==> flow/design.v <==
`timescale 1ns / 1ps
module main_controller(
	clock,
	reset,
	LED,
	SW1,
	uart_tx_sig,
	uart_idle,
	uart_tx_data,
	uart_rx_ready,
	uart_rx_data,
	r2t_delay,
	rom_en,
	tp
    );
	input			clock;
	input			reset;
	output	[3:0]	LED;
	input			SW1;
	output			uart_tx_sig;
	input			uart_idle;
	output	[7:0]	uart_tx_data;
	input			uart_rx_ready;
	input	[7:0]	uart_rx_data;
	output			r2t_delay;
	output          rom_en;
	output	[7:0]	tp;
	wire	[3:0]	LED;
	reg			    uart_tx_sig;
	reg    	[7:0]	uart_tx_data;
	wire	[7:0]	uart_rx_data;
	wire		    r2t_delay;
    reg           rom_en;	
	wire	[7:0]	tp;
	reg	[3:0]	state;
	reg	[7:0]	command;
	reg	[7:0]	command_cp;
	reg			command_cycle;
	parameter	ST_IDLE			= 4'd0;
	parameter	ST_CMD_PARSE	= 4'd1;
	parameter	ST_HANDSHAKE	= 4'd3;
	parameter	ST_MC8051_CMD	= 4'd5;
	assign	r2t_delay = SW1;
	assign	LED = state;
	always@(posedge clock)
	begin
		if(!reset)
		begin
			state <= ST_IDLE;
			command <= 8'h00;
			command_cycle <= 1'b0;
			command_cp <= 8'h00;
			rom_en <= 1'b0;
			uart_tx_data <= 8'd0;
			uart_tx_sig <= 1'b0;			
		end 
		else
		begin
			case(state)
				ST_IDLE:
				begin
					uart_tx_sig <= 1'b0;
					if(uart_rx_ready)
					begin
						if(command_cycle == 1'b1)
						begin
							command_cycle <= 1'b0;
							command_cp <= uart_rx_data;
							state <= ST_CMD_PARSE;
						end
						else
						begin
							command_cycle <= 1'b1;
							command <= uart_rx_data;
							state <= ST_IDLE;
						end
					end
				end 
				ST_CMD_PARSE:
				begin
					if(command == command_cp)
					begin
						case(command)
							8'hF0:
							begin
								uart_tx_data <= 8'hF0;
								state <= ST_HANDSHAKE;
							end
							8'hFA:
                           begin
                               rom_en <= 1'b1;
                               uart_tx_data <= 8'hFA;
                               state <= ST_HANDSHAKE;
                            end
                            8'hFB:
                            begin
                               rom_en <= 1'b0;
                               uart_tx_data <= 8'hFB;
                               state <= ST_HANDSHAKE;
                            end
							default:
							begin
								uart_tx_data <= 8'hEF;
								state <= ST_HANDSHAKE;
							end
						endcase
					end 
					else
					begin
						uart_tx_data <= 8'hEE;
						state <= ST_HANDSHAKE;
					end
				end 
				ST_HANDSHAKE:
				begin
					if(uart_idle)
					begin
						uart_tx_sig <= 1'b1;
						state <= ST_IDLE;
					end
					else ;
				end 
			endcase
		end 
	end 
endmodule
Tool chain data of main_controller
Tool output for the design above, in the order of the flow.
Line numbers count from 1 in the design file above.
A cell with - has no value.

inputs
  top = main_controller
  clock input = clock
  cell library = sky130hd
  timing corner = tt_025C_1v80

Word level
Source: Yosys, flattened and elaborated, memories not mapped. Widths are those after wreduce. Registers that Yosys merges into a memory's read port (data or address) are not register bits. Print and check cells do not count. Equal cells are merged and count once.

cells by class
  eq/ne operators = 8
  muxes and demuxes = 10
  bitwise logic cells = 1
  reduce/logical cells = 10

operators with widths
  kind                                                  count
  equality test 8 bit (second input constant)           3
  parallel mux 5 bit (select 3 bit)                     1
  AND reduction 3 bit                                   4
  parallel mux 4 bit (select 3 bit)                     1
  equality test 8 bit                                   1
  two-way mux 4 bit                                     2
  two-way mux 5 bit                                     1
  inequality test 2 bit (second input constant)         2
  AND reduction 2 bit                                   2
  nonzero test 2 bit                                    2
  equality test 4 x 1 -> 1 bit (second input constant)  1
  equality test 4 x 2 -> 1 bit (second input constant)  1
  logical NOT 4 bit                                     1
  parallel mux 1 bit (select 2 bit)                     2
  nonzero test 3 bit                                    1
  two-way mux 1 bit                                     3
  inverter 1 bit                                        1

bit counts
  flip-flop bits (word level) = 31
  input port bits = 13
  output and inout port bits = 23
  cells after elaboration = 36

Depth
Yosys ltp: most cells in a row. Word level: on the elaborated netlist, between registers, memories and ports. Mapped: between sequential cells and ports; inverters and the memories' decode and read muxes count.

logic depth
  depth after elaboration = 3
  ABC_AREA = 0
  mapped depth = 5
  mapped depth without buffers = 4

Netlist
Yosys stat after the flow's synthesis: flattened, memories mapped to cells. It holds for the ABC_AREA given above (unset counts as 0); a run with the other value may have another netlist.

cell types
  type                       count  area in all (µm²)
  sky130_fd_sc_hd__dfxtp_1   26     520.499
  sky130_fd_sc_hd__nand2_1   39     146.39
  sky130_fd_sc_hd__a21oi_1   21     105.101
  sky130_fd_sc_hd__buf_4     14     105.101
  sky130_fd_sc_hd__xnor2_1   8      70.067
  sky130_fd_sc_hd__nor2_1    6      22.522
  sky130_fd_sc_hd__nand4_4   1      21.27
  sky130_fd_sc_hd__nor4_1    3      18.768
  sky130_fd_sc_hd__clkbuf_1  4      15.014
  sky130_fd_sc_hd__nor3_1    3      15.014
  sky130_fd_sc_hd__and3_1    2      12.512
  sky130_fd_sc_hd__nand2b_1  2      12.512
  sky130_fd_sc_hd__buf_6     1      11.261
  sky130_fd_sc_hd__and2b_4   1      10.01
  sky130_fd_sc_hd__mux2i_1   1      10.01
  sky130_fd_sc_hd__nand3_1   2      10.01
  sky130_fd_sc_hd__o21ai_0   2      10.01
  sky130_fd_sc_hd__nand4b_1  1      8.758

Not listed: further types 12, cells in them 13.

mapped netlist
  mapped cells = 150
  mapped area = 1,208.7 µm²
  sequential part of the area = 520.5 µm²
  flip-flops = 26

Timing after synthesis
Source: OpenSTA report_checks on the synthesized netlist (no wires, ideal clock, input and output delay 20% of the period each), path of least setup slack; recovery checks are left aside. Register names are those of the netlist, which keeps one name where synthesis merged equal registers.

timing path after synthesis
  path type = flip-flop to flip-flop
  start = register state[1]
  end = register command[0]
  clock period = 1.65 ns
  setup time = 0.132 ns
  arrival = 1.281 ns
  setup slack = 0.237 ns
  path delay = 1.413 ns
  stages on the path = 6
  synthesis period reached = 1.413 ns

"path delay" is the arrival time less input delay plus setup time.
"stages on the path" counts driving pins, that of a launching flip-flop among them; a cell with two outputs on the path counts twice.
"synthesis period reached" = period - worst setup slack (recovery checks aside). The figure is calculated, with input and output delays left at 20% of the set period.
Between the ends stands the longest chain of elaborated cells between them, by number of cells; it is not shown to be the way that was timed. Of several equally long chains one is given.
Each line given opens the expression or statement behind the cell; cells for indexed reads and writes are added by Yosys, which also makes memories of some case tables.
A register here has more assigning lines than the two given.

on the way, after synthesis
  cell sequence = sky130_fd_sc_hd__dfxtp_1 sky130_fd_sc_hd__or3b_1 sky130_fd_sc_hd__or2_0 sky130_fd_sc_hd__clkbuf_1 sky130_fd_sc_hd__nand2_1 sky130_fd_sc_hd__a21oi_1
  length of the longest elaborated chain = 2
  elaborated cells on any way between the ends = 2
  RTL lines with such cells = 1
  those cells by class = 2 x reduce/logical

ends and longest elaborated chain, after synthesis
  item                 RTL line  source
  start: declaration   35        reg [3:0] state;
  start: assignment    49        state <= ST_IDLE;
  start: assignment    69        state <= ST_CMD_PARSE;
  logical NOT 4 bit    59        case(state)
  AND reduction 3 bit  -
  end: assignment      50        command <= 8'h00;
  end: assignment      74        command <= uart_rx_data;
  end: declaration     36        reg [7:0] command;

Worst path after layout
From the final timing report of record 1: the path of least setup slack in the routed layout; clock arrival at registers is part of the times.

timing path after layout
  path type = input port to flip-flop
  start = input uart_rx_ready
  end = register command[7]
  clock period = 1.64 ns
  setup time = 0.10 ns
  arrival = 1.71 ns
  setup slack = 0.09 ns
  stages on the path = 5

Between the ends stands the longest chain of elaborated cells between them, by number of cells; it is not shown to be the way that was timed. Of several equally long chains one is given.

on the way, after layout
  cell sequence = sky130_fd_sc_hd__clkdlybuf4s50_1 sky130_fd_sc_hd__or3b_1 sky130_fd_sc_hd__or2_1 sky130_fd_sc_hd__nand2_1 sky130_fd_sc_hd__a21oi_1
  length of the longest elaborated chain = 1
  elaborated cells on any way between the ends = 1
  RTL lines with such cells = 0
  those cells by class = 1 x reduce/logical

ends and longest elaborated chain, after layout
  item                 RTL line  source
  start: declaration   23        input uart_rx_ready;
  AND reduction 3 bit  -
  end: assignment      50        command <= 8'h00;
  end: assignment      74        command <= uart_rx_data;
  end: declaration     36        reg [7:0] command;

Design main_controller on sky130hd. What follows are 2 stored runs of the flow, each under its own settings; their order means nothing. The constraints put input and output delay at 20% of the set period each and load the outputs with 0.01 pF.
"achieved clock period" means the clock period less the worst setup slack. The figure is calculated, with input and output delays left at 20% of the set period.
"total power of the final layout" is the tool's figure for a default switching activity; nothing was simulated.
A setting shown as - is not set for that run.

setting or result                      record 1  record 2
period_ns                              1.64      1.27
CORE_UTILIZATION                       28        19
CAP_MARGIN                             20        15
CORE_MARGIN                            2         2
SLEW_MARGIN                            20        15
SETUP_SLACK_MARGIN                     -         -0.12
PLACE_DENSITY                          -         0.58
HOLD_SLACK_MARGIN                      -         0.24
CELL_PAD_IN_SITES_GLOBAL_PLACEMENT     -         0
CELL_PAD_IN_SITES_DETAIL_PLACEMENT     -         0
GPL_ROUTABILITY_DRIVEN                 -         1
CTS_CLUSTER_SIZE                       -         52
area of the synthesized netlist (µm²)  1,208.7   1,208.7
final worst hold slack (ns)            0.469     0.458
achieved clock period (ns)             1.548     1.376
full die area (µm²)                    4,858.1   7,015.7
standard-cell area after layout (µm²)  1,536.5   1,825.5
sum of negative setup slack (ns)       0.000     -0.579
total power of the final layout (mW)   1.391     2.098
worst setup slack after layout (ns)    0.092     -0.106
