==> flow/design.v <==
`timescale 1ns/1ps
module rs485_baud_gen
(
  clk,
  reset,
  bclk,
  br_load_val
);
  input           clk;
  input           reset;
  output          bclk;    
  input [7:0]  br_load_val;
  reg             bclk_reg;
  reg      [7:0]  cnt;
 assign bclk = (br_load_val == 0) ? clk : bclk_reg;
  always @(negedge reset or posedge clk)
  begin
      if(!reset)
      begin
          cnt <= 8'd0;
          bclk_reg <= 1'b0;
      end
      else
	  begin
		  if(cnt == br_load_val) 
		  begin
              cnt <= 8'd0;
              bclk_reg <= 1'b1;
          end
          else 
		  begin
              cnt <= cnt + 8'd1;
              bclk_reg <= 1'b0;
          end
      end
  end
endmodule
`timescale 1ns/1ps
module rs485_rx
(
  bclk, 
  reset, 
  rxd, 
  rx_ready, 
  rx_dout
);
  input         bclk;
  input         reset;
  input         rxd;
  output  reg   rx_ready;
  output [7:0]  rx_dout;
  reg    [1:0]  state;
  reg    [3:0]  cnt;
  reg    [3:0]  num;
  reg    [3:0]  dcnt;
  reg    [7:0]  rx_doutmp;  
  reg           rxd_reg;
  reg           rxd_reg2;
  reg           rxd_reg3;
  wire          rxd_fall;
  parameter [3:0] Lframe   = 8;
  parameter [1:0] s_idle   = 2'b00;
  parameter [1:0] s_sample = 2'b01;
  parameter [1:0] s_stop   = 2'b10;
  always @ (negedge reset or posedge bclk)
  begin
      if(!reset)
	  begin
	      rxd_reg <= 1'b1;
		  rxd_reg2 <= 1'b1;
		  rxd_reg3 <= 1'b1;
	  end
	  else
	  begin
	      rxd_reg <= rxd;
          rxd_reg2<= rxd_reg;
	      rxd_reg3<= rxd_reg2;
	  end
  end
  assign rxd_fall = rxd_reg3 & !rxd_reg2; 
  assign rx_dout = rx_doutmp;
  always @ (negedge reset or posedge bclk ) 
  begin
      if (!reset) 
      begin
          state   <= s_idle;
          cnt     <= 4'b0;
          dcnt    <= 4'b0;
          num     <= 4'b0;
          rx_doutmp <= 8'b0;
          rx_ready <= 1'b1;
      end
      else 
      begin
          case(state)
          s_idle: 
          begin
              dcnt    <= 0;
              rx_ready <= 1;
              if(rxd_fall)
			  begin
				  cnt <= 0;
				  num <= 0;
		      end
              else if(cnt == 4'b1111) 
              begin
                  cnt <= 0;
                  if(num > 7) 
                  begin
                      state <= s_sample;
                      num <= 0;
                  end
                  else
                  begin
                    state <= s_idle;
                    num <= 0;
                  end
              end
              else 
              begin
                  cnt <= cnt + 1;
                  if(rxd_reg3 == 1'b0) 
                  begin
                      num <= num + 1;
                  end
                  else 
                  begin
                      num <= num;
                  end
              end
          end
          s_sample: 
          begin
              rx_ready <= 1'b0;
              if(dcnt == Lframe) 
              begin
                  state <= s_stop;
              end
              else 
              begin
                  state <= s_sample;
                  if(cnt == 4'b1111) 
                  begin
                      dcnt <= dcnt + 1;
                      cnt  <= 0;
                      if(num >= 3) 
                      begin
                          num <= 0;
                          rx_doutmp[dcnt] <= 1;
                      end
                      else 
                      begin
                          rx_doutmp[dcnt] <= 0;
                          num <= 0;
                      end
                  end
                  else 
                  begin
                      cnt <= cnt + 1;
					  if((cnt == 5) || (cnt == 6) || (cnt == 7) || (cnt == 8) || (cnt == 9))
					  begin
						  if(rxd_reg3 == 1'b1) 
                          begin
                              num <= num + 1;
                          end
                          else 
                          begin
                              num <= num;
                          end
					  end
                  end
              end
          end
          s_stop: 
          begin
              rx_ready <= 1'b1;
              if(cnt == 4'b1000) 
              begin
                  cnt <= 0;
				  rx_doutmp <= 0;
                  state <= s_idle;
              end
              else 
              begin
                  cnt <= cnt + 1;
              end
          end
          endcase
      end
  end
endmodule
`timescale 1ns/1ps
module rs485_top
(
  clock, 
  reset, 
  txd, 
  rxd,
  tx_cmd,
  tx_ready,
  tx_data,
  r2tdelay_en,
  rx_ready,
  rx_data,
  i_pin_br_val_set,
	tp
  );
  input           clock;
  input           reset;
  input           rxd;
  output          txd;
  input           tx_cmd;
  output   reg    tx_ready;
  input   [7:0]   tx_data;
  output          rx_ready;
  input           r2tdelay_en;     
  output  [7:0]   rx_data;
  input   [1:0]   i_pin_br_val_set;  
  output	[7:0]	tp;
  parameter  r2tdelay = 320;     
  wire            bclk;
  reg     [7:0]   tx_data_bc;
  reg             tx_cmd_bc;
  wire            tx_start;
  wire            tx_ready_bc;
  reg     [2:0]   tx_step;
  reg     [8:0]   tx_cmd_cnt;
  wire            rx_ready_bc;
  wire    [7:0]   rx_data_bc; 
  reg     [2:0]   rx_ready_bc_reg;
  wire            rx_ready_bc_posedge;
  reg [1:0] pin_br_val_set1, pin_br_val_set2;
  reg [7:0] br_load_init_val;
  wire [7:0] br_load_val;
  wire [7:0] tp;
  rs485_baud_gen inst_rs485_baud_gen(
     .clk(clock),
     .reset(reset),
     .bclk(bclk),
	  .br_load_val(br_load_init_val)
     );
  rs485_tx inst_rs485_tx(
      .bclk(bclk),
      .reset(reset),
      .tx_din(tx_data_bc),
      .tx_cmd(tx_cmd_bc),
		.tx_start(tx_start),
      .tx_ready(tx_ready_bc),
      .txd(txd)
    );
  rs485_rx inst_rs485_rx(
      .bclk(bclk),
      .reset(reset),
      .rxd(rxd),
      .rx_ready(rx_ready_bc),
      .rx_dout(rx_data_bc)
     );
  always @ (negedge reset or posedge clock)
  begin
      if(!reset)
	      rx_ready_bc_reg <= 3'b111;
	  else
	      rx_ready_bc_reg <= {rx_ready_bc_reg[1:0],rx_ready_bc}; 
  end
  assign rx_ready_bc_posedge = !rx_ready_bc_reg[2] & rx_ready_bc_reg[1];
  assign rx_ready = rx_ready_bc_posedge;
  assign rx_data = rx_data_bc;
    always @ (negedge reset or posedge clock)
    begin
      if(!reset)
      begin
          tx_ready <= 1'b1;
          tx_cmd_bc <= 1'b0;
          tx_data_bc <= 8'd0;
          tx_step  <= 3'd0;
          tx_cmd_cnt <= 9'd0;
      end
      else
      begin
		  case(tx_step)
	      3'd0:
		  begin
			  tx_ready <= 1'b1;
		      tx_cmd_cnt <= 9'd0;
			  tx_cmd_bc <= 1'b0;
			  if(tx_cmd)
              begin
				  if(r2tdelay_en)
				  begin
				      tx_step <= 3'd1;
					  tx_data_bc <= tx_data;
                      tx_ready <= 1'b0; 
				  end
				  else
				  begin
					  tx_step <= 3'd2;
					  tx_data_bc <= tx_data;
                      tx_ready <= 1'b0; 
				  end                
              end
		  end
		  3'd1:
		  begin
			  if(tx_cmd_cnt == r2tdelay)
			  begin
				  tx_cmd_cnt <= 9'd0;
				  tx_cmd_bc <= 1'b1;
				  tx_step <= 3'd3;
			  end
			  else
			  begin
				  tx_cmd_cnt <= tx_cmd_cnt + 1;
			  end
		  end
		  3'd2:
		  begin
			  tx_cmd_bc <= 1'b1;
			  tx_step <= 3'd3;
		  end
		  3'd3:
		  begin
			  if(tx_start == 1'b1)
			  begin
				  tx_cmd_bc <= 1'b0;
				  tx_step <= 3'd4;
			  end  
		  end
		  3'd4:
		  begin
			  if(tx_ready_bc == 1'b1)
			  begin
				  tx_ready <= 1'b1;
				  tx_step <= 3'd0;
			  end  
		  end
		  default:
		  begin
			  tx_cmd_bc <= 1'b0;
			  tx_step <= 3'd0;
		  end
		  endcase
		end
    end  
  always @ (negedge reset or posedge clock)
  begin
    if(!reset)
	begin
		pin_br_val_set1 <= 2'b0; pin_br_val_set2 <= 2'b0;
		br_load_init_val <= 8'b0;
    end
	else
	begin
		pin_br_val_set2 <= pin_br_val_set1; pin_br_val_set1 <= i_pin_br_val_set;
		if(pin_br_val_set2 == 2'b00) br_load_init_val <= 8'h00;   
		else if(pin_br_val_set2 == 2'b01) br_load_init_val <= 8'h01;  
		else if(pin_br_val_set2 == 2'b10) br_load_init_val <= 8'h19;     
		else if(pin_br_val_set2 == 2'b11) br_load_init_val <= 8'h15;  
    end
  end
endmodule
`timescale 1ns/1ps
module rs485_tx
(
  bclk, 
  reset, 
  tx_din, 
  tx_cmd, 
  tx_start,
  tx_ready, 
  txd
);
  input           bclk;
  input           reset;
  input           tx_cmd;
  input  [7:0]    tx_din;
  output reg      tx_start;
  output reg      tx_ready;
  output reg      txd;
  parameter [3:0] Lframe  = 8;
  parameter [2:0] s_idle  = 3'b000;
  parameter [2:0] s_start = 3'b001;
  parameter [2:0] s_wait  = 3'b010;
  parameter [2:0] s_shift = 3'b011;
  parameter [2:0] s_stop  = 3'b100;
  parameter [2:0] s_ready = 3'b101;
  reg  [2:0]    state;
  reg  [3:0]    cnt;
  reg  [3:0]    dcnt;
  always @(negedge reset or posedge bclk) 
  begin
      if(!reset) 
      begin
          state    <= s_idle;
          cnt      <= 4'b0;
          tx_ready <= 1;
          txd     <= 1;
		  tx_start <= 1'b0;
		  dcnt   <= 4'b0;
      end
      else 
      begin
          case(state)
          s_idle: 
          begin
              tx_ready <= 1;
              cnt <= 0;
              txd <= 1'b1;
			  tx_start <= 0;
              if(tx_cmd == 1'b1)
			  begin
                  state <= s_start;
				  tx_ready <= 0;
			  end
              else
                  state <= s_idle;
          end
          s_start: 
          begin
              txd <= 1'b0;
			  tx_start <= 1;
              state <= s_wait;
          end
          s_wait: 
          begin
              if(cnt == 4'b1110) 
              begin
                  cnt <= 0;
                  if(dcnt == Lframe) 
                  begin
                      state <= s_stop;
                      dcnt  <= 0;
                      txd <= txd;
                  end
                  else  
                  begin
                      state <= s_shift;
                      txd  <= txd;
                  end
              end
              else 
              begin
                  state <= s_wait;
                  cnt <= cnt + 1;
              end
          end
          s_shift: 
          begin
              txd <= tx_din[dcnt];
              dcnt <= dcnt + 1;
              state <= s_wait;
          end
          s_stop: 
          begin
              txd     <= 1'b1;
              if(cnt == 4'b1111) 
              begin
                  state <= s_ready;
                  cnt   <= 0;
              end
              else 
              begin
                  state <= s_stop;
                  cnt <= cnt + 1;
              end
          end
		  s_ready: 
          begin
              txd     <= 1'b1;
			  state <= s_idle;
          end
          default:
          begin
              state    <= s_idle;
              cnt      <= 0;
              txd     <= 1;
          end
          endcase
      end
  end
endmodule
* From RTL to reports: rs485_top
What the tools print for rs485_top, step after step.
Line numbers count from 1 in the design file above.
Cell names lack the library's common part.
Not given: --
- Top module :: rs485_top
- Clock input :: clock
- Cell library :: sky130hd
- Corner :: tt_025C_1v80

* Elaborated design
Counts by Yosys on the flattened word-level netlist (proc, flatten, opt, wreduce; memories kept). Register bits leave out memories and registers merged into their read ports (data or address). Print and check cells are left out. Cells with the same type and inputs are merged into one.
- Register bits :: 86
- Bits of input ports :: 15
- Output and inout port bits :: 19
- Cells after elaboration :: 182
- Add/subtract/negate cells :: 8
- $lt $le $gt $ge :: 2
- Equal/unequal tests :: 40
- Shift-type cells :: 3
- Multiplexer cells :: 63
- Bitwise gates (word level) :: 7
- Reductions and logical operators :: 33
** Operator list (number)
- 8-bit 2-to-1 mux :: 9
- 4-bit 2-to-1 mux :: 17
- 4-bit equality test with constant B :: 7
- 4-bit parallel mux with 3-bit select :: 2
- 4-bit parallel mux with 2-bit select :: 3
- 4-bit by 1-bit adder with 4-bit output with constant B :: 5
- 9-bit parallel mux with 2-bit select :: 1
- 3-bit 2-to-1 mux :: 6
- 1-bit by 5-bit variable shift with 8-bit output with constant A :: 2
- 8-bit bitwise OR :: 2
- 8-bit parallel mux with 2-bit select :: 1
- 3-bit parallel mux with 5-bit select :: 1
- 2-bit by 1-bit != test with 1-bit output with constant B :: 7
- 2-bit nonzero test :: 7
- 3-bit by 2-bit equality test with 1-bit output with constant B :: 4
- 4-bit by 3-bit equality test with 1-bit output with constant B :: 3
- 4-bit AND reduction :: 3
- 3-bit parallel mux with 4-bit select :: 1
- 1-bit 2-to-1 mux :: 10
- 2-bit 2-to-1 mux :: 5
- 3-bit equality test with constant B :: 3
- 3-bit AND reduction :: 3
- 9-bit by 1-bit adder with 9-bit output with constant B :: 1
- 9-bit equality test with constant B :: 1
- 9-bit 2-to-1 mux :: 1
- 2-bit != test with constant B :: 4
- 8-bit by 1-bit adder with 8-bit output with constant B :: 1
- 8-bit by 4-bit indexed select with 1-bit output :: 1
Other operator kinds: 28; their cells: 45.

* Longest topological paths
Depth = most cells in a row (Yosys ltp): at word level without a register or memory, in the mapped netlist without a sequential cell, where the memories' decode and read muxes count.
- Depth in word-level cells :: 9
- ABC_AREA :: 0
- Gate-level depth with buffers :: 7

* Synthesis result
The flow's flattened synthesis, as Yosys stat reports it; memories are mapped. The netlist is that of the ABC_AREA named above (0 if unset); the other value can give another one.
The area totals of this step are shown rounded.
- Standard cells after synthesis :: 412
- Cell area after synthesis :: 4400 um^2
- Sequential part of the area :: 2220 um^2
- Flip-flop cells :: 88
** Cell types
- dfrtp_1 :: number 75, total area 1876.8 um^2
- dfstp_2 :: number 13, total area 341.578 um^2
- ha_1 :: number 16, total area 200.192 um^2
- mux2_2 :: number 12, total area 135.13 um^2
- nand3_1 :: number 23, total area 115.11 um^2
- inv_1 :: number 28, total area 105.101 um^2
- nand2_1 :: number 28, total area 105.101 um^2
- nor2_1 :: number 22, total area 82.579 um^2
- nand4_1 :: number 13, total area 81.328 um^2
- a21oi_1 :: number 15, total area 75.072 um^2
- a32o_1 :: number 7, total area 70.067 um^2
- xnor2_1 :: number 8, total area 70.067 um^2
- xor2_1 :: number 8, total area 70.067 um^2
- buf_4 :: number 9, total area 67.565 um^2
- mux2i_1 :: number 6, total area 60.058 um^2
- o21ai_0 :: number 11, total area 55.053 um^2
- nor2b_1 :: number 8, total area 50.048 um^2
- o21ai_1 :: number 10, total area 50.048 um^2
Not listed: further types 46, cells in them 100.
By module: a second synthesis without flattening, with its own total; a netlist apart from the flattened one above.
- Cell total of the unflattened synthesis :: 424
- Area (unflattened synthesis) :: 4540 um^2
Each row is one instance without its submodules.
** By module
- rs485_rx :: times used 1, cells 166, area 1630 um^2, sequential area 682 um^2
- rs485_top :: times used 1, cells 122, area 1460 um^2, sequential area 882 um^2
- rs485_tx :: times used 1, cells 87, area 906 um^2, sequential area 429 um^2
- rs485_baud_gen :: times used 1, cells 49, area 542 um^2, sequential area 225 um^2

Record of 2 stored runs of the RTL-to-layout flow on rs485_top, platform sky130hd. The runs are unordered. Constraints: input delay and output delay 20% of the set period each, output load 0.01 pF.
"achieved clock period" = clock period - worst setup slack. The figure is calculated, with input and output delays left at 20% of the set period.
"time of the worst setup path": the worst setup path's part of the clock period (all of it between registers, 20% less for each end at a port) less its slack. A launch clock that arrives late makes it longer, a capture clock that arrives late makes it shorter.
"power" is the tool's figure for a default switching activity; nothing was simulated.
Values from the reports are rounded here.

** Entry A
- Settings :: period_ns=1.87; CORE_UTILIZATION=41; CAP_MARGIN=20; CORE_MARGIN=2; SLEW_MARGIN=20
- Power :: 0.00321 W
- Achieved clock period :: 1.877 ns
- Smallest setup slack :: -0.007 ns
- Standard-cell area after routing :: 5350 um^2
- Utilization of the finished layout :: 0.516
- Time of the worst setup path :: 1.88 ns
- Critical path type :: reg-to-reg
- Yosys chip area after synthesis :: 4400 um^2
- Post-route worst hold slack :: 0.107 ns
- Post-route setup TNS :: -0.007 ns
- Full die area :: 11600 um^2

** Entry B
- Settings :: period_ns=2.81; CORE_UTILIZATION=16; SETUP_SLACK_MARGIN=0.72; CELL_PAD_IN_SITES_GLOBAL_PLACEMENT=1; CELL_PAD_IN_SITES_DETAIL_PLACEMENT=0; GPL_TIMING_DRIVEN=0; GPL_ROUTABILITY_DRIVEN=1; CTS_CLUSTER_SIZE=50; CTS_CLUSTER_DIAMETER=167; SLEW_MARGIN=30; MIN_ROUTING_LAYER=met1; CAP_MARGIN=20; CORE_MARGIN=2
- Power :: 0.00248 W
- Achieved clock period :: 2.134 ns
- Smallest setup slack :: 0.676 ns
- Standard-cell area after routing :: 5650 um^2
- Utilization of the finished layout :: 0.21
- Time of the worst setup path :: 1.57 ns
- Critical path type :: reg-to-output
- Yosys chip area after synthesis :: 4400 um^2
- Post-route worst hold slack :: 0.284 ns
- Post-route setup TNS :: 0.000 ns
- Full die area :: 28800 um^2
